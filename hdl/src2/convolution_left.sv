==> flow/design.v <==
module convolution_left#(
   parameter DATAWIDTH =5)
(
	input clk,
	input reg [DATAWIDTH-1:0] k_i,	
    input reg [DATAWIDTH-1:0] sizeX, 
    output reg [DATAWIDTH-1:0] left_o,
	output reg [DATAWIDTH-1:0] rigth_o,
	output reg comp_o
);
always @ (posedge clk) begin
   left_o <= ((sizeX -1'b1) /2)-2'b10 ;
   rigth_o <= ((sizeX -1'b1) /2) + sizeX-2'b10;
   if (k_i <= (left_o-1'b1) | k_i >= rigth_o)comp_o= 1'b1;
   else comp_o= 1'b0; 
end 
endmodule
Reports on convolution_left
What the tools print for convolution_left, step after step.
Line numbers count from 1 in the design file above.
Library cell names are shortened.
{"block": "inputs", "design": "convolution_left", "clock_port": "clk", "cell_library": "sky130hd", "lib_corner": "tt_025C_1v80"}

After elaboration
Counts by Yosys on the flattened word-level netlist (proc, flatten, opt, wreduce; memories kept). Register bits leave out memories and registers merged into their read ports (data or address); mux counts leave out enables and synchronous resets folded into registers. Print and check cells are left out. Cells with the same type and inputs are merged into one.
{"block": "word_totals", "ff_bits": 11, "latchBits": 0, "ramBits": 0, "rom_bits": 0, "clocked_rd_ports_x_width": 0, "mem_count": 0, "in_bits": 11, "out_inout_bits": 11}
{"block": "classes", "addsub": 5, "multipliers": 0, "div_mod_pow": 0, "n_cmp": 2, "n_eq": 0, "shifts": 0, "mux": 1, "n_logic": 1, "n_reduce_logical": 0}
{"block": "op_table", "op": "subtractor 5 x 2 -> 5 bit (second input constant)", "count": 2}
{"block": "op_table", "op": "subtractor 5 x 1 -> 6 bit (second input constant)", "count": 1}
{"block": "op_table", "op": "subtractor 5 x 1 -> 5 bit (second input constant)", "count": 1}
{"block": "op_table", "op": "adder 5 bit", "count": 1}
{"block": "op_table", "op": "greater-or-equal comparator 5 bit", "count": 1}
{"block": "op_table", "op": "<= comparator 5 bit", "count": 1}
{"block": "op_table", "op": "bitwise OR 1 bit", "count": 1}
{"block": "op_table", "op": "two-way mux 1 bit", "count": 1}

Longest topological paths
Depth = most cells in a row (Yosys ltp): at word level without a register or memory, in the mapped netlist without a sequential cell, where the memories' decode and read muxes count.
{"block": "logic_depth", "depth_word": 4, "ABC_AREA": 0, "mapped_depth": 10}

After synthesis
Source: synth_stat.txt of the flow (Yosys; design flattened, memories mapped). It holds for the ABC_AREA given above (unset counts as 0); a run with the other value may have another netlist.
{"block": "synth_totals", "cells": 94, "synth_area_um2": 864.6, "flip_flops": 11, "buf_cells": 2}
{"block": "types", "cell_type": "ha_1", "count": 18, "type_area_um2": 225.216}
{"block": "types", "cell_type": "dfxtp_1", "count": 11, "type_area_um2": 220.211}
{"block": "types", "cell_type": "xnor2_1", "count": 9, "type_area_um2": 78.826}
{"block": "types", "cell_type": "inv_1", "count": 18, "type_area_um2": 67.565}
{"block": "types", "cell_type": "xnor2_4", "count": 1, "type_area_um2": 27.526}
{"block": "types", "cell_type": "xor2_1", "count": 3, "type_area_um2": 26.275}
{"block": "types", "cell_type": "a21oi_1", "count": 5, "type_area_um2": 25.024}
{"block": "types", "cell_type": "fa_1", "count": 1, "type_area_um2": 20.019}
{"block": "types", "cell_type": "nand2_1", "count": 5, "type_area_um2": 18.768}
{"block": "types", "cell_type": "o21ba_4", "count": 1, "type_area_um2": 16.266}
{"block": "types", "cell_type": "o21ai_0", "count": 3, "type_area_um2": 15.014}
{"block": "types", "cell_type": "nor2_2", "count": 2, "type_area_um2": 12.512}
{"block": "types", "cell_type": "buf_6", "count": 1, "type_area_um2": 11.261}
{"block": "types", "cell_type": "o221a_2", "count": 1, "type_area_um2": 11.261}
{"block": "types", "cell_type": "nand3_1", "count": 2, "type_area_um2": 10.01}
{"block": "types", "cell_type": "o21ai_1", "count": 2, "type_area_um2": 10.01}
{"block": "types", "cell_type": "a21oi_2", "count": 1, "type_area_um2": 8.758}
{"block": "types", "cell_type": "a21o_1", "count": 1, "type_area_um2": 7.507}
Other cell types: 8; their cells: 9.

Timing after synthesis
Source: OpenSTA report_checks on the synthesized netlist (no wires, ideal clock, input and output delay 20% of the period each), path of least setup slack; recovery checks are left aside. Register names are those of the netlist, which keeps one name where synthesis merged equal registers.
{"block": "synth_timing", "path_kind": "input to register", "from": "input sizeX[0]", "to": "register rigth_o[3]", "tclk_ns": 2.97, "launch_ns": 0.594, "arrival_time_ns": 2.081, "required_time_ns": 2.852, "setup_slack_ns": 0.771, "path_delay_ns": 1.605, "driving_pins": 10, "n_path_buf": 1, "synth_period_reached_ns": 2.199}
"path_delay_ns" is the arrival time less input delay plus setup time.
"driving_pins": output pins that drive a net of the path, with the launching flip-flop's if there is one; two outputs of one cell count as two.
"synth_period_reached_ns" = period - worst setup slack (recovery checks aside). The figure is calculated, with input and output delays left at 20% of the set period.
Between the ends stands the longest chain of elaborated cells between them, by number of cells; it is not shown to be the way that was timed. Of several equally long chains one is given.
A line is the first line of the expression or statement that the cell stems from. Yosys adds cells for indexed reads and writes and turns some case tables into memories.
{"block": "synth_via", "cell_sequence": "inv_1 ha_1 buf_2 xnor2_1 ha_1 inv_1 ha_1 inv_1 fa_1 xnor2_1", "elab_chain_cells": 3, "cells_between": 3}
{"block": "synth_rtl", "item": "start: declaration", "line": 6, "source": "input reg [DATAWIDTH-1:0] sizeX,"}
{"block": "synth_rtl", "item": "subtractor 5 x 1 -> 6 bit", "line": 13, "source": "rigth_o <= ((sizeX -1'b1) /2) + sizeX-2'b10;"}
{"block": "synth_rtl", "item": "adder 5 bit", "line": 13}
{"block": "synth_rtl", "item": "subtractor 5 x 2 -> 5 bit", "line": 13}
{"block": "synth_rtl", "item": "end: assignment", "line": 13}
{"block": "synth_rtl", "item": "end: declaration", "line": 8, "source": "output reg [DATAWIDTH-1:0] rigth_o,"}

Timing after layout
From the final timing report of job 2: the path of least setup slack in the routed layout; clock arrival at registers is part of the times.
{"block": "layout_timing", "path_kind": "input to register", "from": "input sizeX[0]", "to": "register rigth_o[2]", "tclk_ns": 1.42, "launch_ns": 0.28, "arrival_time_ns": 1.70, "required_time_ns": 1.58, "setup_slack_ns": -0.12, "driving_pins": 10, "n_path_buf": 1}
Between the ends stands the longest chain of elaborated cells between them, by number of cells; it is not shown to be the way that was timed. Of several equally long chains one is given.
{"block": "layout_via", "cell_sequence": "buf_12 inv_12 ha_4 xnor2_4 ha_4 inv_4 ha_4 inv_2 fa_2 inv_1", "elab_chain_cells": 3, "cells_between": 3}
{"block": "layout_rtl", "item": "start: declaration", "line": 6, "source": "input reg [DATAWIDTH-1:0] sizeX,"}
{"block": "layout_rtl", "item": "subtractor 5 x 1 -> 6 bit", "line": 13, "source": "rigth_o <= ((sizeX -1'b1) /2) + sizeX-2'b10;"}
{"block": "layout_rtl", "item": "adder 5 bit", "line": 13}
{"block": "layout_rtl", "item": "subtractor 5 x 2 -> 5 bit", "line": 13}
{"block": "layout_rtl", "item": "end: assignment", "line": 13}
{"block": "layout_rtl", "item": "end: declaration", "line": 8, "source": "output reg [DATAWIDTH-1:0] rigth_o,"}

Hand-over note for convolution_left

Record of 2 stored runs of the RTL-to-layout flow on convolution_left, platform sky130hd. The runs are unordered. Constraints: input delay and output delay 20% of the set period each, output load 0.01 pF.
"achievedPeriod_ns" = clock period - worst setup slack. The figure is calculated, with input and output delays left at 20% of the set period.
"worst_path_allowed_less_slack_ns" = time allowed to the worst setup path (clock period - input delay - output delay, where it has them) - its slack; a late launch clock adds to it, a late capture clock takes from it.
"totalPower_mw": no workload was simulated; the value follows from the tool's default switching activity.

Job 1
==> flow/run.sh <==
#!/bin/bash
# the make line also repeats the synthesis and layout settings of config.mk as NAME=value (left out here)
make -C /OpenROAD-flow-scripts/flow DESIGN_CONFIG=/design/flow/config.mk WORK_HOME=/design/flow/orfs CLKGATE_MAP_FILE= finish
==> flow/config.mk <==
export PLATFORM = sky130hd
export DESIGN_NAME = convolution_left
export DESIGN_NICKNAME = convolution_left
export VERILOG_FILES = /design/flow/design.v
export SDC_FILE = /design/flow/constraint.sdc
export NUM_CORES = 4
export LEC_CHECK = 0
export ABC_AREA = 1
export CAP_MARGIN = 20
export CELL_PAD_IN_SITES_DETAIL_PLACEMENT = 1
export CELL_PAD_IN_SITES_GLOBAL_PLACEMENT = 3
export CORE_ASPECT_RATIO = 1.04
export CORE_MARGIN = 8
export CORE_UTILIZATION = 48
export PLACE_DENSITY_LB_ADDON = 0.06
export SLEW_MARGIN = 20
export TNS_END_PERCENT = 55
==> flow/constraint.sdc <==
create_clock -name core_clock -period 2.92 [get_ports {clk}]
set_input_delay 0.5840 -clock core_clock [delete_from_list [all_inputs] [get_ports {clk}]]
set_output_delay 0.5840 -clock core_clock [all_outputs]
set_load 0.01 [all_outputs]

==> results of job 1, as JSON <==
{
  "outcome": "no final report: placement broke off with FLW-0024"
}

Job 2
==> flow/run.sh <==
#!/bin/bash
# the make line also repeats the synthesis and layout settings of config.mk as NAME=value (left out here)
make -C /OpenROAD-flow-scripts/flow DESIGN_CONFIG=/design/flow/config.mk WORK_HOME=/design/flow/orfs CLKGATE_MAP_FILE= finish
==> flow/config.mk <==
export PLATFORM = sky130hd
export DESIGN_NAME = convolution_left
export DESIGN_NICKNAME = convolution_left
export VERILOG_FILES = /design/flow/design.v
export SDC_FILE = /design/flow/constraint.sdc
export NUM_CORES = 4
export LEC_CHECK = 0
export CAP_MARGIN = 20
export CORE_MARGIN = 2
export CORE_UTILIZATION = 40
export SLEW_MARGIN = 20
==> flow/constraint.sdc <==
create_clock -name core_clock -period 1.42 [get_ports {clk}]
set_input_delay 0.2840 -clock core_clock [delete_from_list [all_inputs] [get_ports {clk}]]
set_output_delay 0.2840 -clock core_clock [all_outputs]
set_load 0.01 [all_outputs]

==> results of job 2, as JSON <==
{
  "synth_area_um2": 864.6,
  "die_area_um2": 2549.2,
  "post_route_stdcell_area_um2": 1442.6,
  "utilization_pct": 72.1,
  "worstSetupSlack_ns": -0.116,
  "total_negative_slack_ns": -0.307,
  "hold_ws_ns": 0.342,
  "totalPower_mw": 1.300,
  "achievedPeriod_ns": 1.536,
  "worst_path_allowed_less_slack_ns": 1.25,
  "worst_path_kind": "input to register"
}

End of note.
