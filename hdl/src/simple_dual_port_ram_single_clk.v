==> flow/design.v <==
module simple_dual_port_ram_single_clk
#(
    parameter DATA_WIDTH    =   12,      
    parameter ADDR_WIDTH    =   6        
)   
(
    input                           Write_clock__i, 
    input                           Write_enable_i,
    input       [(ADDR_WIDTH-1):0]  Write_addres_i,
    input       [(ADDR_WIDTH-1):0]  Read_address_i, 
    input       [(DATA_WIDTH-1):0]  data_input___i,
    output  reg [(DATA_WIDTH-1):0]  data_output__o
);
    reg [(DATA_WIDTH-1):0] RAM_Structure [2**ADDR_WIDTH-1:0];
    always @(posedge Write_clock__i) begin
        if (Write_enable_i) begin
            RAM_Structure[Write_addres_i] = data_input___i;
        end
        data_output__o <= RAM_Structure[Read_address_i];
    end
endmodule
Tool chain data of simple_dual_port_ram_single_clk
What the tools print for simple_dual_port_ram_single_clk, step after step.
Lines are those of the file above, counted from 1.
Cell names lack the library's common part.
{"block": "setup", "top": "simple_dual_port_ram_single_clk", "clock": "Write_clock__i", "cell_library": "sky130hd", "corner": "tt_025C_1v80"}

Elaborated design
Yosys after proc, flatten, opt, wreduce and memory -nomap, before mapping. Enables and synchronous resets that opt folds into registers are not counted as muxes. Print and check cells are not counted. Equal cells are merged and count once.
{"block": "word_totals", "input_bits": 26, "output_inout_bits": 12, "elab_cells": 386, "regBits": 780}
{"block": "classes", "muxes": 129, "eq_ne": 126, "n_reduce_logical": 66}
{"block": "ops", "operator": "63-bit OR reduction", "count": 64}
{"block": "ops", "operator": "12-bit case mux with 2-bit select", "count": 64}
{"block": "ops", "operator": "12-bit case mux with 64-bit select", "count": 1}
{"block": "ops", "operator": "12-bit two-way mux", "count": 64}
{"block": "ops", "operator": "6-bit equality test with constant B", "count": 64}
{"block": "ops", "operator": "6-bit by 5-bit equality test with 1-bit output with constant B", "count": 32}
{"block": "ops", "operator": "6-bit by 4-bit equality test with 1-bit output with constant B", "count": 16}
{"block": "ops", "operator": "6-bit by 3-bit equality test with 1-bit output with constant B", "count": 8}
{"block": "ops", "operator": "6-bit by 2-bit equality test with 1-bit output with constant B", "count": 4}
{"block": "ops", "operator": "6-bit by 1-bit equality test with 1-bit output with constant B", "count": 2}
{"block": "ops", "operator": "6-bit zero test", "count": 2}

Logic depth
Longest topological path by Yosys (ltp), each cell counted once; first at word level (registers and memories cut), then after technology mapping (sequential cells cut; the memories' decode and read muxes count).
{"block": "depth", "ltp_word": 5, "abc_area": 0, "depth_mapped": 13, "mapped_depth_nobuf": 7}

Netlist
Source: synth_stat.txt of the flow (Yosys; design flattened, memories mapped). It holds for the ABC_AREA given above (unset counts as 0); a run with the other value may have another netlist.
{"block": "mapped", "seq_area_mm2": 0.015615, "ff_cells": 780, "synth_area_mm2": 0.0327614, "buf_cells": 287, "cell_count": 3358}
{"block": "by_type", "cell": "dfxtp_1", "count": 780, "type_area_um2": 1.56E+04}
{"block": "by_type", "cell": "mux2_2", "count": 491, "type_area_um2": 5.53E+03}
{"block": "by_type", "cell": "o21ai_0", "count": 272, "type_area_um2": 1.36E+03}
{"block": "by_type", "cell": "nand2_1", "count": 358, "type_area_um2": 1.34E+03}
{"block": "by_type", "cell": "nand3_1", "count": 248, "type_area_um2": 1241.19}
{"block": "by_type", "cell": "a21oi_1", "count": 238, "type_area_um2": 1.19E+03}
{"block": "by_type", "cell": "clkbuf_1", "count": 202, "type_area_um2": 758.227}
{"block": "by_type", "cell": "a2111oi_0", "count": 72, "type_area_um2": 630.605}
{"block": "by_type", "cell": "a22oi_1", "count": 84, "type_area_um2": 630.605}
{"block": "by_type", "cell": "a22o_1", "count": 41, "type_area_um2": 359.094}
{"block": "by_type", "cell": "a32oi_1", "count": 40, "type_area_um2": 350.336}
{"block": "by_type", "cell": "nor2_1", "count": 74, "type_area_um2": 277.766}
{"block": "by_type", "cell": "nand4_1", "count": 41, "type_area_um2": 256.496}
{"block": "by_type", "cell": "a32o_1", "count": 20, "type_area_um2": 200.192}
{"block": "by_type", "cell": "mux2i_1", "count": 17, "type_area_um2": 170.163}
{"block": "by_type", "cell": "and4_1", "count": 17, "type_area_um2": 148.893}
{"block": "by_type", "cell": "buf_1", "count": 39, "type_area_um2": 146.39}
{"block": "by_type", "cell": "buf_2", "count": 29, "type_area_um2": 145.139}
Other cell types: 63; their cells: 295.

Worst setup path after synthesis
Path of least setup slack by OpenSTA after synthesis, without wires, with an ideal clock, recovery checks aside; 20% of the period is set as input and as output delay. Where synthesis merged equal registers, the netlist keeps one of their names.
{"block": "synth_path", "path_kind": "input to register", "start": "input Write_addres_i[1]", "end": "register data_output__o[6]", "n_path_buf": 2, "t_arrival_ps": 3688, "required_time_ps": 5108, "driving_pins": 9, "input_delay_ps": 1046, "clock_period_ps": 5230, "t_first_pin_ps": 1046, "setup_time_ps": 122, "path_slack_ps": 1420, "path_delay_ps": 2764, "synth_period_reached_ps": 3810}
"path_delay_ps" = arrival - input delay + setup time.
"driving_pins" counts driving pins, that of a launching flip-flop among them; a cell with two outputs on the path counts twice.
"synth_period_reached_ps" = period - worst setup slack (recovery checks aside). The figure is calculated, with input and output delays left at 20% of the set period.
The rows between start and end are the longest chain of elaborated cells between them; the timing report does not say that the signal goes this way. Where chains are equally long, one stands for them.
Each line given opens the expression or statement behind the cell; cells for indexed reads and writes are added by Yosys, which also makes memories of some case tables.
{"block": "synth_between", "cell_sequence": "buf_2 > buf_4 > nand4_1 > nor2_2 > mux2_2 > a2111oi_0 > nand4_1 > or4_1 > o32a_1", "elab_chain_cells": 5, "cone_cells": 257, "lines_between": 3, "cone_classes": "63 x eq/ne; 129 x mux; 65 x reduce/logical"}
{"block": "synth_lines", "element": "start, declared", "line": 9, "rtl": "input       [(ADDR_WIDTH-1):0]  Write_addres_i,"}
{"block": "synth_lines", "element": "6-bit equality test", "line": 17, "rtl": "RAM_Structure[Write_addres_i] = data_input___i;"}
{"block": "synth_lines", "element": "63-bit OR reduction"}
{"block": "synth_lines", "element": "12-bit case mux with 2-bit select", "line": 17}
{"block": "synth_lines", "element": "12-bit two-way mux", "line": 16, "rtl": "if (Write_enable_i) begin"}
{"block": "synth_lines", "element": "12-bit case mux with 64-bit select", "line": 19, "rtl": "data_output__o <= RAM_Structure[Read_address_i];"}
{"block": "synth_lines", "element": "end, assigned", "line": 19}
{"block": "synth_lines", "element": "end, declared", "line": 12, "rtl": "output  reg [(DATA_WIDTH-1):0]  data_output__o"}

Worst path after layout
Path of least setup slack in the final report of record 1 (OpenROAD, finished layout, wires in). Where an end is a register, its clock arrival counts in the times.
The report prints the path's times to 10 ps; the period is as set.
{"block": "layout_path", "path_kind": "input to register", "start": "input Write_addres_i[3]", "end": "register data_output__o[6]", "input_delay_ps": 850, "t_arrival_ps": 4980, "driving_pins": 12, "n_path_buf": 6, "path_slack_ps": -160, "setup_time_ps": 110, "clock_period_ps": 4270, "t_first_pin_ps": 850, "required_time_ps": 4820}
The rows between start and end are the longest chain of elaborated cells between them; the timing report does not say that the signal goes this way. Where chains are equally long, one stands for them.
{"block": "layout_between", "cell_sequence": "clkdlybuf4s50_1 > buf_4 > buf_4 > and3b_2 > buf_12 > buf_4 > nand2_1 > buf_4 > mux2i_1 > o2111ai_1 > or4_1 > o32a_1", "elab_chain_cells": 5, "cone_cells": 257, "lines_between": 3, "cone_classes": "63 x eq/ne; 129 x mux; 65 x reduce/logical"}
{"block": "layout_lines", "element": "start, declared", "line": 9, "rtl": "input       [(ADDR_WIDTH-1):0]  Write_addres_i,"}
{"block": "layout_lines", "element": "6-bit equality test", "line": 17, "rtl": "RAM_Structure[Write_addres_i] = data_input___i;"}
{"block": "layout_lines", "element": "63-bit OR reduction"}
{"block": "layout_lines", "element": "12-bit case mux with 2-bit select", "line": 17}
{"block": "layout_lines", "element": "12-bit two-way mux", "line": 16, "rtl": "if (Write_enable_i) begin"}
{"block": "layout_lines", "element": "12-bit case mux with 64-bit select", "line": 19, "rtl": "data_output__o <= RAM_Structure[Read_address_i];"}
{"block": "layout_lines", "element": "end, assigned", "line": 19}
{"block": "layout_lines", "element": "end, declared", "line": 12, "rtl": "output  reg [(DATA_WIDTH-1):0]  data_output__o"}

2 stored runs of simple_dual_port_ram_single_clk in the flow (synthesis by Yosys, layout by OpenROAD, sky130hd cells), in arbitrary order. Constraints: input delay and output delay 20% of the set period each, output load 0.01 pF.
"achieved_period_ps": clock period set for the run, less the worst setup slack. It is reckoned from that one timing run; input and output delays stay at 20% of the period that was set.
"critical_path_time_ps" means the part of the period allowed to the worst setup path (the constraints hold back 20% at inputs and 20% at outputs) less its slack; where the path has registers, the arrival times of their clocks count too.
"final_power_uw" rests on the timing tool's default activity at the inputs, not on a simulated workload.
"critical_path_time_ps" is given in steps of 10 ps.

{"run": "record 1", "settings": { "period_ns": 4.27, "CORE_UTILIZATION": 63, "CAP_MARGIN": 20, "CORE_MARGIN": 2, "SLEW_MARGIN": 20 }, "results": { "synthArea_mm2": 0.0327614, "final_die_area_mm2": 0.0538426, "post_route_stdcell_area_mm2": 0.0392589, "final_util_pct": 76.4, "timing.setup.ws_ps": -161, "holdWs_ps": 461, "final_power_uw": 18160, "achieved_period_ps": 4431, "critical_path_time_ps": 3580, "timing.worst_path_kind": "input to register" }}
{"run": "record 2", "settings": { "period_ns": 7.08, "CORE_UTILIZATION": 55, "PLACE_DENSITY_LB_ADDON": 0.01, "GPL_ROUTABILITY_DRIVEN": 1, "CTS_CLUSTER_DIAMETER": 216, "CAP_MARGIN": 0, "CORE_MARGIN": 2, "SLEW_MARGIN": 20 }, "results": { "synthArea_mm2": 0.0327614, "final_die_area_mm2": 0.0615338, "post_route_stdcell_area_mm2": 0.0371619, "final_util_pct": 63.1, "timing.setup.ws_ps": 768, "holdWs_ps": 467, "final_power_uw": 10959, "achieved_period_ps": 6312, "critical_path_time_ps": 4900, "timing.worst_path_kind": "input to register" }}
